==> flow/design.v <==
module Complex_Multiplier (
	input clk,  
	input signed  [7:0] Re_in_1,
	input signed  [7:0] Im_in_1, 
    input signed  [7:0] Re_in_2, 
    input signed  [7:0] Im_in_2, 
    input signed [1:0] data_valid_in,
    output signed  [15:0] Re_out, 
    output signed  [15:0] Im_out,
	output signed  [1:0] data_valid_out
);
reg [7:0] a = 0;
reg [7:0] b = 0;
reg [7:0] c = 0;
reg [7:0] d = 0;
reg [15:0] k1 = 0;
reg [15:0] k2 = 0;
reg [15:0] k3 = 0;
reg [15:0] x = 0;
reg [15:0] y = 0;
reg [2:0] state = 0;
reg [1:0] flag = 0;
reg [3:0] cnt = 0;
reg [1:0] data_good_out = 0;
reg signed [7:0] operand1 = 0; 
reg signed [7:0] operand2 = 0;
reg signed [15:0] result = 0; 
  	always @(posedge clk) begin
		result <= operand1 * operand2;
    end
  	always @(posedge clk) begin
    if (data_valid_in) 
	begin
		a <= Re_in_1;
		b <= Im_in_1;
		c <= Re_in_2;
		d <= Im_in_2;
		state <= 1;
		k1 <= result;
		flag <= 1;
	end
	case (state)
		1: begin
		operand1 <= c;
		operand2 <= (b - a);
		k2 <= result;
		data_good_out <= 0;
		state <= state + 1;
		end
		2: begin
		operand1 <= b;
		operand2 <= (c - d);
		k3 <= result;
		state <= state + 1;
		end
		3: begin
		operand1 <= a;
		operand2 <= (c + d);
		k1 <= result;
		x <= k2 - k1;
		y <= k1 + k3;
		if (flag == 1 && data_valid_in) 
		begin
		end else
		if (flag == 1 ) 
		begin
			state <= 1;
			flag <= 0;
		end else 
		begin
			state <= 0;
		end
		if (flag == 1 && cnt < 1) 
		begin
			cnt <= cnt + 1;
		end else
		if (flag == 1 && cnt < 2) 
		begin
			data_good_out <= 1;
			cnt <= cnt + 1;
		end else
		if (flag == 1 && cnt == 2) 
		begin
			data_good_out <= 1;
		end else
		begin
			data_good_out <= 1;
			cnt <= 0;
		end
		end
		default: begin
		data_good_out <= 0;
		end
	endcase
  end
  assign Re_out = x;
  assign Im_out = y;
  assign data_valid_out = data_good_out;
endmodule
# From RTL to reports: Complex_Multiplier
# Tool output for the design above, in the order of the flow.
# Lines are those of the file above, counted from 1.
# Operators: Yosys type, input widths -> output width; for muxes data width and select width s.
# The mark n/a stands for no value.
[design]
top = "Complex_Multiplier"
clock = "clk"
cell_library = "sky130hd"
corner = "tt_025C_1v80"

# Word level
# Counts by Yosys on the flattened word-level netlist (proc, flatten, opt, wreduce; memories kept). Register bits leave out memories and registers merged into their read ports (data or address). Print and check cells are left out. Cells with the same type and inputs are merged into one.
[bits]
out_inout_bits = 34
wordCells = 61
regBits = 155
[classes]
logic = 1
mul = 1
equal = 7
cmp = 2
n_mux = 17
add_sub_neg = 7
reduce_logical = 10
[op_table]
columns = ["cell", "n"]
rows = [
  ["$mul 8x8->16", 1],
  ["$pmux 8 s3", 2],
  ["$mux 16", 2],
  ["$add 16x16->16", 1],
  ["$sub 16x16->16", 1],
  ["$sub 8x8->8", 2],
  ["$mux 4", 3],
  ["$mux 2", 5],
  ["$add 8x8->8", 1],
  ["$eq 3x2->1 const B", 2],
  ["$pmux 3 s2", 1],
  ["$mux 3", 2],
  ["$reduce_and 2->1", 2],
  ["$reduce_bool 2->1", 2],
  ["$add 4x1->4 const B", 1],
  ["$lt 4x1->1 const B", 1],
  ["$lt 4x2->1 const B", 1],
  ["$eq 4x2->1 const B", 1],
  ["$pmux 2 s2", 1],
  ["$logic_and 1x1->1", 3],
  ["$add 3x1->3 const B", 1],
  ["$eq 3x1->1 const B", 1],
  ["$ne 3x3->1 const B", 1],
  ["$reduce_bool 3->1", 1],
  ["$logic_and 1x2->1", 1],
  ["$eq 2x1->1 const B", 1],
  ["$ne 2x2->1 const B", 1],
  ["$reduce_or 2->1", 1],
]
# Not listed: further kinds 2, cells in them 2.

# Depth
# Longest topological path by Yosys (ltp), each cell counted once; first at word level (registers and memories cut), then after technology mapping (sequential cells cut; the memories' decode and read muxes count).
[logic_depth]
depth_word = 5
abc_area = 1
ltp_mapped = 21
depth_no_buf = 20

# Mapped cells and area
# Source: synth_stat.txt of the flow (Yosys; design flattened, memories mapped). It holds for the ABC_AREA given above (unset counts as 0); a run with the other value may have another netlist.
# The area totals of this step are shown rounded.
[mapped]
yosys_area_mm2 = 0.0102
ffs = 154
sequential_area_mm2 = 0.00441
cells = 1097
buf_cells = 22
[types]
columns = ["cell", "n"]
rows = [
  ["sky130_fd_sc_hd__edfxtp_1", 133],
  ["sky130_fd_sc_hd__fa_1", 59],
  ["sky130_fd_sc_hd__ha_1", 81],
  ["sky130_fd_sc_hd__nand2_1", 260],
  ["sky130_fd_sc_hd__inv_1", 245],
  ["sky130_fd_sc_hd__dfxtp_1", 21],
  ["sky130_fd_sc_hd__nand3_1", 49],
  ["sky130_fd_sc_hd__a21oi_1", 45],
  ["sky130_fd_sc_hd__xor2_1", 24],
  ["sky130_fd_sc_hd__nor2_1", 42],
  ["sky130_fd_sc_hd__o21ai_0", 27],
  ["sky130_fd_sc_hd__nand4_1", 15],
  ["sky130_fd_sc_hd__clkbuf_1", 17],
  ["sky130_fd_sc_hd__xnor2_1", 6],
  ["sky130_fd_sc_hd__o211ai_1", 6],
  ["sky130_fd_sc_hd__a21oi_2", 4],
  ["sky130_fd_sc_hd__nor2_4", 3],
  ["sky130_fd_sc_hd__nand2_2", 5],
]
# Other cell types: 23; their cells: 55.

# Worst setup path after synthesis
# Source: OpenSTA report_checks on the synthesized netlist (no wires, ideal clock, input and output delay 20% of the period each), path of least setup slack; recovery checks are left aside. Register names are those of the netlist, which keeps one name where synthesis merged equal registers.
[synth_path]
kind = "flip-flop to flip-flop"
start = "register operand1[0]"
end = "register result[13]"
launch_ns = 0.000
n_path_buf = 1
stages = 18
path_delay_ns = 4.055
setup_time_ns = 0.112
required_time_ns = 5.058
arrival_ns = 3.943
period_ns = 5.17
path_slack_ns = 1.115
period_less_setup_slack_ns = 4.055
# "path_delay_ns" = arrival - input delay + setup time.
# "stages" counts driving pins, that of a launching flip-flop among them; a cell with two outputs on the path counts twice.
# "period_less_setup_slack_ns" = period - worst setup slack (recovery checks aside). The figure is calculated, with input and output delays left at 20% of the set period.
# Between the ends stands the longest chain of elaborated cells between them, by number of cells; it is not shown to be the way that was timed. Of several equally long chains one is given.
# A line is the first line of the expression or statement that the cell stems from. Yosys adds cells for indexed reads and writes and turns some case tables into memories.
# At most two assigning lines are given for a register; there are more.
[synth_between]
cell_sequence = "sky130_fd_sc_hd__edfxtp_1 > sky130_fd_sc_hd__clkbuf_1 > sky130_fd_sc_hd__or2_2 > sky130_fd_sc_hd__fa_1 > sky130_fd_sc_hd__fa_1 > sky130_fd_sc_hd__inv_1 > sky130_fd_sc_hd__fa_1 > sky130_fd_sc_hd__inv_1 > sky130_fd_sc_hd__fa_1 > sky130_fd_sc_hd__inv_1 > sky130_fd_sc_hd__ha_1 > sky130_fd_sc_hd__nand2_2 > sky130_fd_sc_hd__nor2_4 > sky130_fd_sc_hd__inv_2 > sky130_fd_sc_hd__o21bai_4 > sky130_fd_sc_hd__nand2_2 > sky130_fd_sc_hd__nand3_1 > sky130_fd_sc_hd__nand2_1"
elab_chain_cells = 1
cells_between = 1
cone_lines = 1
cone_classes = "mul: 1"
[synth_lines]
columns = ["item", "line", "source"]
rows = [
  ["start, declared", 25, "reg signed [7:0] operand1 = 0;"],
  ["start, assigned", 44, "operand1 <= c;"],
  ["start, assigned", 51, "operand1 <= b;"],
  ["$mul 8x8->16", 29, "result <= operand1 * operand2;"],
  ["end, assigned", 29, ""],
  ["end, declared", 27, "reg signed [15:0] result = 0;"],
]

# Path in the finished layout
# Path of least setup slack in the final report of record 1 (OpenROAD, finished layout, wires in). Where an end is a register, its clock arrival counts in the times.
[layout_path]
kind = "flip-flop to flip-flop"
start = "register operand2[7]"
end = "register result[13]"
n_path_buf = 0
period_ns = 4.38
required_time_ns = 4.75
arrival_ns = 4.49
stages = 18
launch_ns = 0.48
path_slack_ns = 0.26
setup_time_ns = 0.10
# Between the ends stands the longest chain of elaborated cells between them, by number of cells; it is not shown to be the way that was timed. Of several equally long chains one is given.
# At most two assigning lines are given for a register; there are more.
[layout_between]
cell_sequence = "sky130_fd_sc_hd__edfxtp_1 > sky130_fd_sc_hd__inv_2 > sky130_fd_sc_hd__or2_2 > sky130_fd_sc_hd__fa_1 > sky130_fd_sc_hd__fa_1 > sky130_fd_sc_hd__inv_1 > sky130_fd_sc_hd__fa_1 > sky130_fd_sc_hd__inv_1 > sky130_fd_sc_hd__fa_1 > sky130_fd_sc_hd__inv_1 > sky130_fd_sc_hd__ha_2 > sky130_fd_sc_hd__nand2_2 > sky130_fd_sc_hd__nor2_4 > sky130_fd_sc_hd__inv_2 > sky130_fd_sc_hd__o21bai_4 > sky130_fd_sc_hd__nand2_2 > sky130_fd_sc_hd__nand3_1 > sky130_fd_sc_hd__nand2_1"
elab_chain_cells = 1
cells_between = 1
cone_lines = 1
cone_classes = "mul: 1"
[layout_lines]
columns = ["item", "line", "source"]
rows = [
  ["start, declared", 26, "reg signed [7:0] operand2 = 0;"],
  ["start, assigned", 45, "operand2 <= (b - a);"],
  ["start, assigned", 52, "operand2 <= (c - d);"],
  ["$mul 8x8->16", 29, "result <= operand1 * operand2;"],
  ["end, assigned", 29, ""],
  ["end, declared", 27, "reg signed [15:0] result = 0;"],
]

Add stored flow runs of Complex_Multiplier

Measured results for Complex_Multiplier: 2 stored runs of the Yosys and OpenROAD flow on sky130hd. The settings differ; the order carries no meaning. The constraints put input and output delay at 20% of the set period each and load the outputs with 0.01 pF.
"achieved_period_ns": clock period set for the run, less the worst setup slack. It is reckoned from that one timing run; input and output delays stay at 20% of the period that was set.
Measured values are rounded.

# record 1
==> flow/run.sh <==
#!/bin/bash
# the make line also repeats the synthesis and layout settings of config.mk as NAME=value (left out here)
make -C /OpenROAD-flow-scripts/flow DESIGN_CONFIG=/design/flow/config.mk WORK_HOME=/design/flow/orfs CLKGATE_MAP_FILE= finish
==> flow/config.mk <==
export PLATFORM = sky130hd
export DESIGN_NAME = Complex_Multiplier
export DESIGN_NICKNAME = Complex_Multiplier
export VERILOG_FILES = /design/flow/design.v
export SDC_FILE = /design/flow/constraint.sdc
export NUM_CORES = 4
export LEC_CHECK = 0
export ABC_AREA = 1
export CAP_MARGIN = 20
export CELL_PAD_IN_SITES_GLOBAL_PLACEMENT = 3
export CORE_MARGIN = 6
export CORE_UTILIZATION = 21
export GPL_ROUTABILITY_DRIVEN = 0
export GPL_TIMING_DRIVEN = 1
export PLACE_DENSITY_LB_ADDON = 0.19
export SETUP_SLACK_MARGIN = -0.02
export SLEW_MARGIN = 20
==> flow/constraint.sdc <==
create_clock -name core_clock -period 4.38 [get_ports {clk}]
set_input_delay 0.8760 -clock core_clock [delete_from_list [all_inputs] [get_ports {clk}]]
set_output_delay 0.8760 -clock core_clock [all_outputs]
set_load 0.01 [all_outputs]

==> record 1: results <==
tns_setup_ns=0.000
timing.setup.ws_ns=0.256
design_die_area_mm2=0.054
finalUtil_pct=25.8
achieved_period_ns=4.124
hold_worst_slack_ns=0.451
ys_area_mm2=0.0102

# record 2
==> flow/run.sh <==
#!/bin/bash
# the make line also repeats the synthesis and layout settings of config.mk as NAME=value (left out here)
make -C /OpenROAD-flow-scripts/flow DESIGN_CONFIG=/design/flow/config.mk WORK_HOME=/design/flow/orfs CLKGATE_MAP_FILE= finish
==> flow/config.mk <==
export PLATFORM = sky130hd
export DESIGN_NAME = Complex_Multiplier
export DESIGN_NICKNAME = Complex_Multiplier
export VERILOG_FILES = /design/flow/design.v
export SDC_FILE = /design/flow/constraint.sdc
export NUM_CORES = 4
export LEC_CHECK = 0
export ABC_AREA = 0
export CAP_MARGIN = 10
export CORE_ASPECT_RATIO = 1.4
export CORE_MARGIN = 2
export CORE_UTILIZATION = 63
export PLACE_DENSITY = 0.4
export SETUP_SLACK_MARGIN = 0.31
export SLEW_MARGIN = 20
==> flow/constraint.sdc <==
create_clock -name core_clock -period 4.07 [get_ports {clk}]
set_input_delay 0.8140 -clock core_clock [delete_from_list [all_inputs] [get_ports {clk}]]
set_output_delay 0.8140 -clock core_clock [all_outputs]
set_load 0.01 [all_outputs]

==> record 2: results <==
tns_setup_ns=-0.658
timing.setup.ws_ns=-0.200
design_die_area_mm2=0.0163
finalUtil_pct=80.2
achieved_period_ns=4.270
hold_worst_slack_ns=0.432
ys_area_mm2=0.00965
