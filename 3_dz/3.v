==> flow/design.v <==
module IIR_1 (
    input clk,
    input signed [7:0] x, 
    output signed [17:0] y 
);
reg [8:0] count = 0;		 
reg [8:0] countdown = 0;		 
reg signed [17 : 0] y_out = 0;  
reg signed [7 : 0] x_ = 0;  
reg signed [7 : 0] x_minus1 = 0;  
reg signed [7 : 0] x_minus2 = 0;  
reg signed [7 : 0] x_minus3 = 0;  
reg signed [7 : 0] x_minus4 = 0;  
reg signed [17 : 0] y_ = 0;  
    always @(posedge clk ) begin
        if (count <10) begin
            case (count)
                0: begin
                    x_mult_b <= x;  
                    x_ <= x;   
                end
                1: begin
                    x_ <= x;   
                    x_minus1 <= x_;   
                end
                2: begin
                    x_ <= x;   
                    x_minus1 <= x_;   
                    x_minus2 <= x_minus1;   
                end
                3: begin
                    y_ <= out_x_mult_b;   
                    y_mult_a <= out_x_mult_b;   
                    x_mult_b <= x_minus1;   
                    x_ <= x;   
                    x_minus1 <= x_;   
                    x_minus2 <= x_minus1;   
                    x_minus3 <= x_minus2;   
                end
                4: begin
                    x_mult_b <= x_minus1;   
                    x_mult_a_b <= x_minus2;  
                    y_mult_a_square <= y_;  
                    x_ <= x;   
                    x_minus1 <= x_;   
                    x_minus2 <= x_minus1;   
                    x_minus3 <= x_minus2;   
                end
                5: begin
                    x_mult_b <= x_minus1;   
                    x_mult_a_b <= x_minus2;  
                    x_mult_a_a_b <= x_minus3;  
                    y_mult_a_cube <= y_;  
                    y_out <= out_x_mult_b;   
                    x_ <= x;   
                    x_minus1 <= x_;   
                    x_minus2 <= x_minus1;   
                    x_minus3 <= x_minus2;   
                    y_ <= y_out;
                end
                6: begin
                    x_mult_b <= x_minus1;   
                    x_mult_a_b <= x_minus2;  
                    x_mult_a_a_b <= x_minus3;  
                    y_mult_a_cube <= out_y_mult_a +  out_x_mult_b;  
                    y_out <= out_y_mult_a +  out_x_mult_b;   
                    x_ <= x;   
                    x_minus1 <= x_;   
                    x_minus2 <= x_minus1;   
                    x_minus3 <= x_minus2;   
                end
                7: begin
                    x_mult_b <= x_minus1;   
                    x_mult_a_b <= x_minus2;  
                    x_mult_a_a_b <= x_minus3;  
                    y_mult_a_cube <= out_y_mult_a_square +  out_x_mult_a_b + out_x_mult_b;  
                    y_out <= out_y_mult_a_square +  out_x_mult_a_b + out_x_mult_b;   
                    x_ <= x;   
                    x_minus1 <= x_;   
                    x_minus2 <= x_minus1;   
                    x_minus3 <= x_minus2;   
                end
                8: begin
                    x_mult_b <= x_minus1;   
                    x_mult_a_b <= x_minus2;  
                    x_mult_a_a_b <= x_minus3;  
                    y_mult_a_cube <= out_y_mult_a_cube + out_x_mult_a_a_b +  out_x_mult_a_b + out_x_mult_b;  
                    y_out <= out_y_mult_a_cube + out_x_mult_a_a_b +  out_x_mult_a_b + out_x_mult_b;   
                    x_ <= x;   
                    x_minus1 <= x_;   
                    x_minus2 <= x_minus1;   
                    x_minus3 <= x_minus2;   
                    countdown <= 5; 
                end
                9: begin
                    x_mult_b <= x_minus1;   
                    x_mult_a_b <= x_minus2;  
                    x_mult_a_a_b <= x_minus3;  
                    y_mult_a_cube <= out_y_mult_a_cube + out_x_mult_a_a_b +  out_x_mult_a_b + out_x_mult_b;  
                    y_out <= out_y_mult_a_cube + out_x_mult_a_a_b +  out_x_mult_a_b + out_x_mult_b;   
                    x_ <= x;   
                    x_minus1 <= x_;   
                    x_minus2 <= x_minus1;   
                    x_minus3 <= x_minus2;   
                    countdown <= 5; 
                end
            endcase  
            count <= count +1;  
        end else begin
                x_mult_b <= x_minus1;   
                x_mult_a_b <= x_minus2;  
                x_mult_a_a_b <= x_minus3;  
                y_mult_a_cube <= out_y_mult_a_cube + out_x_mult_a_a_b +  out_x_mult_a_b + out_x_mult_b;  
                if (countdown > 0) begin
                y_out <= out_y_mult_a_cube + out_x_mult_a_a_b +  out_x_mult_a_b + out_x_mult_b;  
                end else begin
                y_out <= 0;
                end
                x_ <= x;   
                x_minus1 <= x_;   
                x_minus2 <= x_minus1;   
                x_minus3 <= x_minus2;   
                if (x == 0 & countdown > 0) begin
                countdown <= countdown - 1; 
                end else if (countdown < 5 & x != 0) begin
                countdown <= countdown + 1; 
                end
        end
    end
reg signed [7 : 0] x_mult_b; 		 
reg signed [7 : 0] x_mult_a_b;	 
reg signed [7 : 0] x_mult_a_a_b;	 
reg signed [15 : 0] y_mult_a;	 
reg signed [15 : 0] y_mult_a_square;	 
reg signed [15 : 0] y_mult_a_cube;	 
wire signed [15 : 0] out_x_mult_b; 		 
wire signed [15 : 0] out_x_mult_a_b;	 
wire signed [15 : 0] out_x_mult_a_a_b;	 
wire signed [15 : 0] out_y_mult_a;	 
wire signed [15 : 0] out_y_mult_a_square;	 
wire signed [15 : 0] out_y_mult_a_cube;	 
multiplier_2cycle m_x_mult_b(
	.clk 	(clk),
	.mult_1	(-16'sd1),
	.mult_2	(x_mult_b),
	.res 	(out_x_mult_b)
);
multiplier_2cycle m_x_mult_a_b(
	.clk 	(clk),
	.mult_1	(-16'sd1),
	.mult_2	(x_mult_a_b),
	.res 	(out_x_mult_a_b)
);
multiplier_2cycle m_x_mult_a_a_b(
	.clk 	(clk),
	.mult_1	(-16'sd1),
	.mult_2	(x_mult_a_a_b),
	.res 	(out_x_mult_a_a_b)
);
multiplier_2cycle m_y_mult_a(
	.clk 	(clk),
	.mult_1	(16'sd1),
	.mult_2	(y_mult_a),
	.res 	(out_y_mult_a)
);
multiplier_2cycle m_y_mult_a_square(
	.clk 	(clk),
	.mult_1	(16'sd1),
	.mult_2	(y_mult_a_square),
	.res 	(out_y_mult_a_square)
);
multiplier_2cycle m_y_mult_a_cube(
	.clk 	(clk),
	.mult_1	(16'sd1),
	.mult_2	(y_mult_a_cube),
	.res 	(out_y_mult_a_cube)
);
assign y = y_out;
endmodule
module multiplier_2cycle (
    input clk,
    input signed [15:0] mult_1,
    input signed [15:0] mult_2,
    output signed [15:0] res
);
    reg signed [15:0] temp;
    reg signed [15:0] result;
    always @(posedge clk) begin
        temp <= mult_1 * mult_2;
        result <= temp;
    end
assign res = result;
endmodule
From RTL to reports: IIR_1
The steps from the RTL of IIR_1 to its reports follow in flow order.
Lines are those of the file above, counted from 1.
Cell names lack the library's common part.
{ "setup": {"top": "IIR_1", "clk_port": "clk", "library": "sky130hd", "pvt_corner": "tt_025C_1v80"} }

Elaborated design
Counts by Yosys on the flattened word-level netlist (proc, flatten, opt, wreduce; memories kept). Register bits leave out memories and registers merged into their read ports (data or address). Print and check cells are left out.
{ "bits": {"ff_bits": 348, "wordCells": 107, "out_inout_bits": 18} }
{ "op_classes": {"n_eq": 18, "addsub": 18, "n_logic": 2, "cmp": 3, "muxes": 24, "reduce_logical": 16} }
{ "op_table": {"columns": ["operator", "n"], "rows": [
  ["2-to-1 mux 8 bit", 13],
  ["adder 16 bit", 6],
  ["parallel mux 18 bit (select 4 bit)", 1],
  ["parallel mux 16 bit (select 4 bit)", 1],
  ["adder 16 x 16 -> 17 bit", 3],
  ["negator 8 -> 16 bit", 3],
  ["adder 17 x 16 -> 18 bit", 2],
  ["== test 9 x 3 -> 1 bit with constant B", 4],
  ["2-to-1 mux 18 bit", 2],
  ["2-to-1 mux 9 bit", 4],
  ["parallel mux 16 bit (select 2 bit)", 1],
  ["adder 18 x 16 -> 18 bit", 1],
  ["adder 9 x 1 -> 9 bit with constant B", 2],
  ["== test 9 x 2 -> 1 bit with constant B", 2],
  ["== test 9 x 4 -> 1 bit with constant B", 2],
  ["parallel mux 8 bit (select 2 bit)", 1],
  ["2-to-1 mux 16 bit", 1],
  ["inequality test 2 bit with constant B", 7],
  ["OR reduction 10 bit", 1],
  ["subtractor 9 x 1 -> 9 bit with constant B", 1],
  ["greater-than comparator 9 x 1 -> 1 bit with constant B", 1],
  ["== test 9 x 1 -> 1 bit with constant B", 1],
  ["< comparator 9 x 3 -> 1 bit with constant B", 1],
  ["< comparator 9 x 4 -> 1 bit with constant B", 1],
  ["zero test 9 bit", 1],
  ["OR reduction 9 bit", 1],
  ["AND reduction 2 bit", 4],
  ["zero test 8 bit", 1]
]} }
Other operator kinds: 11; their cells: 12.

Longest topological paths
Depth = most cells in a row (Yosys ltp): at word level without a register or memory, in the mapped netlist without a sequential cell, where the memories' decode and read muxes count.
{ "logic_depth": {"ltp_word": 5, "ABC_AREA": 0, "mapped_depth": 14, "mapped_depth_nobuf": 14} }

Mapped cells and area
The flow's flattened synthesis, as Yosys stat reports it; memories are mapped. The netlist is that of the ABC_AREA named above (0 if unset); the other value can give another one.
{ "synth_totals": {"n_buf": 26, "ff_cells": 348, "area_um2": 14283.7, "sequential_area_um2": 8528.2, "cells": 1167} }
{ "types": {"columns": ["cell", "n"], "rows": [
  ["edfxtp_1", 156],
  ["dfxtp_1", 192],
  ["fa_1", 52],
  ["ha_1", 66],
  ["inv_1", 122],
  ["a21oi_1", 73],
  ["xnor2_1", 41],
  ["nand2_1", 70],
  ["nor2_1", 70],
  ["xor2_1", 26],
  ["o21ai_0", 37],
  ["a21o_1", 18],
  ["o21ai_1", 27],
  ["a22oi_1", 13],
  ["a221o_1", 9],
  ["mux2_1", 8],
  ["a211oi_1", 11],
  ["o22ai_1", 13]
]} }
Not listed: further types 40, cells in them 163.
By module: a second synthesis without flattening, with its own total; a netlist apart from the flattened one above.
{ "hier_totals": {"hier_cells": 4086, "area_unflattened_um2": 39117.5} }
Each row is one instance without its submodules.
{ "modules": {"columns": ["module", "instances", "cells", "mod_area_um2", "mod_seq_area_um2"], "rows": [
  ["multiplier_2cycle", 6, 534, 4843.4, 640.6],
  ["IIR_1", 1, 882, 10057.1, 4684.5]
]} }

Timing after synthesis
Path of least setup slack by OpenSTA after synthesis, without wires, with an ideal clock, recovery checks aside; 20% of the period is set as input and as output delay. Where synthesis merged equal registers, the netlist keeps one of their names.
{ "synth_timing": {"path_type": "flip-flop to flip-flop", "start": "register m_x_mult_b.result[1]", "end": "register y_out[17]", "t_arrival_ps": 3650, "path_delay_ps": 3909, "clock_period_ps": 6840, "stages": 15, "slack_ps": 2931, "period_less_setup_slack_ps": 3909} }
"path_delay_ps" is the arrival time less input delay plus setup time.
"stages": output pins that drive a net of the path, with the launching flip-flop's if there is one; two outputs of one cell count as two.
"period_less_setup_slack_ps" = period - worst setup slack (recovery checks aside). The figure is calculated, with input and output delays left at 20% of the set period.
Between the ends stands the longest chain of elaborated cells between them, by number of cells; it is not shown to be the way that was timed. Of several equally long chains one is given.
A line is the first line of the expression or statement that the cell stems from. Yosys adds cells for indexed reads and writes and turns some case tables into memories.
A register here has more assigning lines than the two given.
{ "synth_between": {"path_cell_list": "dfxtp_1 > inv_1 > fa_1 > inv_1 > fa_1 > ha_1 > fa_1 > a211oi_1 > o21ai_1 > o211a_1 > o21ai_1 > o221ai_1 > a21oi_1 > xnor2_1 > a211o_1", "elab_chain_len": 3, "cone_cells": 6, "classes_between": "add/sub (3); mux (3)"} }
{ "synth_lines": {"columns": ["item", "line_no", "source"], "rows": [
  ["from (decl)", 187, "reg signed [15:0] result;"],
  ["from (assign)", 190, "result <= temp;"],
  ["adder 18 x 16 -> 18 bit", 115, "y_out <= out_y_mult_a_cube + out_x_mult_a_a_b +  out_x_mult_a_b + out_x_mult_b;"],
  ["2-to-1 mux 18 bit", 114, "if (countdown > 0) begin"],
  ["2-to-1 mux 18 bit", 16, "if (count <10) begin"],
  ["to (assign)", 54, "y_out <= out_x_mult_b;"],
  ["to (assign)", 66, "y_out <= out_y_mult_a +  out_x_mult_b;"],
  ["to (decl)", 8, "reg signed [17 : 0] y_out = 0;"]
]} }

Worst path after layout
Path of least setup slack in the final report of entry A (OpenROAD, finished layout, wires in). Where an end is a register, its clock arrival counts in the times.
The path's times are printed in steps of 10 ps; the period is the one set.
{ "layout_timing": {"path_type": "flip-flop to flip-flop", "start": "register m_x_mult_b.result[8]", "end": "register y_mult_a_cube[15]", "t_arrival_ps": 5160, "stages": 14, "slack_ps": 670, "clock_period_ps": 5520} }
Between the ends stands the longest chain of elaborated cells between them, by number of cells; it is not shown to be the way that was timed. Of several equally long chains one is given.
A register here has more assigning lines than the two given.
{ "layout_between": {"path_cell_list": "dfxtp_1 > inv_1 > fa_1 > fa_1 > inv_1 > ha_1 > a2111oi_0 > o21ai_1 > o211a_1 > o21ai_1 > o21ai_1 > xnor2_1 > nor2_1 > a211o_1", "elab_chain_len": 3, "cone_cells": 5, "classes_between": "add/sub (3); mux (2)"} }
{ "layout_lines": {"columns": ["item", "line_no", "source"], "rows": [
  ["from (decl)", 187, "reg signed [15:0] result;"],
  ["from (assign)", 190, "result <= temp;"],
  ["adder 16 bit", 87, "y_mult_a_cube <= out_y_mult_a_cube + out_x_mult_a_a_b +  out_x_mult_a_b + out_x_mult_b;"],
  ["parallel mux 16 bit (select 4 bit)", 17, "case (count)"],
  ["2-to-1 mux 16 bit", 16, "if (count <10) begin"],
  ["to (assign)", 53, "y_mult_a_cube <= y_;"],
  ["to (assign)", 65, "y_mult_a_cube <= out_y_mult_a +  out_x_mult_b;"],
  ["to (decl)", 135, "reg signed [15 : 0] y_mult_a_cube;"]
]} }

Add stored flow runs of IIR_1

Settings and measured results of 2 stored flow runs for module IIR_1 (sky130hd), not sorted in any way. The constraints put input and output delay at 20% of the set period each and load the outputs with 0.01 pF.
"achievedPeriod_ps" is the run's clock period less its worst setup slack. It is reckoned from that one timing run; input and output delays stay at 20% of the period that was set.
"worst_path_ps" means the part of the period allowed to the worst setup path (the constraints hold back 20% at inputs and 20% at outputs) less its slack; where the path has registers, the arrival times of their clocks count too.
"power_total_mw": no workload was simulated; the value follows from the tool's default switching activity.
"worst_path_ps" is given in steps of 10 ps.
[
  {
    "run": "entry A",
    "settings": { "period_ns": 5.52, "CORE_UTILIZATION": 43, "SETUP_SLACK_MARGIN": -0.32, "CORE_ASPECT_RATIO": 1.24, "CORE_MARGIN": 4, "CELL_PAD_IN_SITES_DETAIL_PLACEMENT": 2, "ABC_AREA": 0, "SLEW_MARGIN": 20, "MAX_ROUTING_LAYER": "met4", "CAP_MARGIN": 20 },
    "results": { "finish.utilization_pct": 49.6, "worst_path_ps": 4850, "critical_path_kind": "flip-flop to flip-flop", "worst_hold_slack_ps": 320, "worstSetupSlack_ps": 668, "dieArea_um2": 36214.6, "fin_tns_ps": 0, "achievedPeriod_ps": 4852, "finalCellArea_um2": 16293.1, "ys_area_um2": 14283.7, "power_total_mw": 5.424 }
  },
  {
    "run": "entry B",
    "settings": { "period_ns": 7.33, "CORE_UTILIZATION": 15, "SETUP_SLACK_MARGIN": 0.96, "PLACE_DENSITY_LB_ADDON": 0.09, "CORE_ASPECT_RATIO": 0.55, "CORE_MARGIN": 4, "CELL_PAD_IN_SITES_GLOBAL_PLACEMENT": 2, "TNS_END_PERCENT": 70, "CTS_CLUSTER_DIAMETER": 207, "CAP_MARGIN": 40, "SLEW_MARGIN": 20 },
    "results": { "finish.utilization_pct": 18.7, "worst_path_ps": 4720, "critical_path_kind": "flip-flop to flip-flop", "worst_hold_slack_ps": 323, "worstSetupSlack_ps": 2605, "dieArea_um2": 100447.0, "fin_tns_ps": 0, "achievedPeriod_ps": 4725, "finalCellArea_um2": 17548.1, "ys_area_um2": 14283.7, "power_total_mw": 4.127 }
  }
]
